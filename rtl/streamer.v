==> flow/design.v <==
module streamer (
    input  wire clk,
    input  wire rst,
    input  wire tx_busy,
    output reg  tx_start,
    output reg  [7:0] tx_data
);
    reg [7:0] count;
    reg [2:0] state;
    localparam S_SOF  = 0;
    localparam S_DATA = 1;
    localparam S_EOF  = 2;
    localparam S_DONE = 3;
    always @(posedge clk) begin
        if (rst) begin
            state    <= S_SOF;
            count    <= 0;
            tx_start <= 0;
            tx_data  <= 0;
        end else begin
            tx_start <= 0;
            if (!tx_busy) begin
                case (state)
                    S_SOF: begin
                        tx_data  <= 8'h55;
                        tx_start <= 1;
                        state    <= S_DATA;
                    end
                    S_DATA: begin
                        tx_data  <= count;
                        tx_start <= 1;
                        count    <= count + 1;
                        if (count == 8'hFF)
                            state <= S_EOF;
                    end
                    S_EOF: begin
                        tx_data  <= 8'hAA;
                        tx_start <= 1;
                        state    <= S_DONE;
                    end
                endcase
            end
        end
    end
endmodule
# Reports on streamer
# What the tools print for streamer, step after step.
# Line numbers count from 1 in the design file above.
# Operators: Yosys type, input widths -> output width; for muxes data width and select width s.
# Cell names lack the library's common part.
# The mark - stands for no value.
# inputs
top	streamer
clock	clk
library	sky130hd
lib_corner	tt_025C_1v80

# Word-level counts
# Yosys after proc, flatten, opt, wreduce and memory -nomap, before mapping. Memory bits, and registers merged into a memory's read port (data or address), are not among the register bits. Print and check cells are not counted.
# op_classes
add_sub_neg	1
mul	0
div_mod_pow	0
n_cmp	0
eq_ne	4
shifts	0
mux	4
n_logic	1
reduce_and_logical	7
# ops
operator	count
$pmux 8 s3	1
$pmux 3 s3	1
$add 8x1->8 const B	1
$eq 8x8->1 const B	1
$reduce_and 2->1	2
$eq 3x1->1 const B	1
$eq 3x2->1 const B	1
$logic_not 3->1	1
$reduce_and 3->1	1
$reduce_bool 3->1	1
$reduce_or 3->1	1
$mux 3	1
$ne 2x2->1 const B	1
$reduce_or 2->1	1
$not 1->1	1
$mux 1	1
# bits
register_bits	20
latchBits	0
ram_bits	0
rom_bits	0
clocked_rd_ports_x_width	0
mem_count	0
in_bits	3
out_inout_bits	9
wordCells	21

# Logic depth
# Longest topological path by Yosys (ltp), each cell counted once; first at word level (registers and memories cut), then after technology mapping (sequential cells cut; the memories' decode and read muxes count).
# depth
ltp_word	3
abc_area	0
ltp_mapped	4
ltp_nobuf	4

# After synthesis
# The flow's flattened synthesis, as Yosys stat reports it; memories are mapped. The netlist is that of the ABC_AREA named above (0 if unset); the other value can give another one.
# by_type
cell	count	area_total_um2
dfxtp_1	20	400.384
a21oi_1	14	70.067
o21ai_0	13	65.062
o21a_1	3	22.522
nor2_1	5	18.768
xnor2_1	2	17.517
nand2_1	4	15.014
or3_2	2	15.014
ha_1	1	12.512
nand4_2	1	12.512
nor2b_1	2	12.512
or3_1	2	12.512
a2111o_1	1	11.261
nand3b_2	1	11.261
a21bo_2	1	10.01
and4_2	1	10.01
and4b_1	1	10.01
mux2i_1	1	10.01
# Other cell types: 13; their cells: 16.
# mapped
cell_count	91
mapped_area_um2	835.8
sequential_area_um2	400.4
flip_flops	20
buffers	4

# Timing after synthesis
# Source: OpenSTA report_checks on the synthesized netlist (no wires, ideal clock, input and output delay 20% of the period each), path of least setup slack; recovery checks are left aside. Register names are those of the netlist, which keeps one name where synthesis merged equal registers.
# synth_path
path_type	register to register
start	register count[0]
end	register count[6]
period_ps	1460
setup_ps	71
t_first_pin_ps	0
arrival_time_ps	1181
required_ps	1389
slack_ps	209
path_delay_ps	1252
driving_pins	5
n_path_buf	0
period_less_setup_slack_ps	1251
# "path_delay_ps" is the arrival time less input delay plus setup time.
# "driving_pins": output pins that drive a net of the path, with the launching flip-flop's if there is one; two outputs of one cell count as two.
# "period_less_setup_slack_ps" is the clock period less the worst setup slack; recovery checks do not enter. This is arithmetic on one report: input and output delays are still those of the set period (20% each).
# Between the ends stands the longest chain of elaborated cells between them, by number of cells; it is not shown to be the way that was timed. Of several equally long chains one is given.
# Each line given opens the expression or statement behind the cell; cells for indexed reads and writes are added by Yosys, which also makes memories of some case tables.
# synth_via
path_cell_list	dfxtp_1 -> ha_1 -> nand3b_2 -> or3_2 -> a21oi_1
elab_chain_cells	1
cone_cells	1
lines_between	1
cone_classes	add/sub: 1
# synth_lines
item	line	text
from (decl)	8	reg [7:0] count;
from (assign)	17	count    <= 0;
from (assign)	32	count    <= count + 1;
$add 8x1->8	32
to (assign)	17
to (assign)	32
to (decl)	8

# Timing after layout
# Path of least setup slack in the final report of run A (OpenROAD, finished layout, wires in). Where an end is a register, its clock arrival counts in the times.
# The path's times are printed in steps of 10 ps; the period is the one set.
# layout_path
path_type	register to output
start	register tx_data[4]
end	output tx_data[4]
period_ps	2350
output_delay_ps	470
t_first_pin_ps	300
arrival_time_ps	1190
required_ps	1880
slack_ps	690
driving_pins	2
n_path_buf	1
# A register here has more assigning lines than the two given.
# layout_via
path_cell_list	dfxtp_1 -> clkdlybuf4s50_1
elab_chain_cells	0
cone_cells	0
lines_between	0
# layout_lines
item	line	text
from (decl)	6	output reg  [7:0] tx_data
from (assign)	19	tx_data  <= 0;
from (assign)	30	tx_data  <= count;
to (decl)	6

# Settings and measured results of 2 stored flow runs for module streamer (sky130hd), not sorted in any way. The constraints put input and output delay at 20% of the set period each and load the outputs with 0.01 pF.
# "period_reached_ps": clock period set for the run, less the worst setup slack. It is reckoned from that one timing run; input and output delays stay at 20% of the period that was set.
# "timing.worst_path_ps": the worst setup path's part of the clock period (all of it between registers, 20% less for each end at a port) less its slack. A launch clock that arrives late makes it longer, a capture clock that arrives late makes it shorter.
# "power.total_uw" is the tool's figure for a default switching activity; nothing was simulated.
# "timing.worst_path_ps" is given in steps of 10 ps.
# A setting shown as - is not set for that run.
run name	period_ns	CORE_UTILIZATION	SETUP_SLACK_MARGIN	PLACE_DENSITY_LB_ADDON	ABC_AREA	SLEW_MARGIN	MIN_ROUTING_LAYER	CAP_MARGIN	CORE_MARGIN	timing.setup.tns_ps	post_route_util_pct	post_synth_area_um2	timing.worst_path_ps	critical_path_type	period_reached_ps	design_die_area_um2	finalCellArea_um2	ws_setup_ps	power.total_uw
run A	2.35	42	-0.08	0.14	0	30	met2	20	2	0	51.9	835.8	1190	register to output	1663	2362.9	997.2	687	575.8
run B	1.09	40	-	-	-	20	-	20	2	-812	64.3	835.8	1210	register to register	1214	2471.1	1262.5	-124	1391
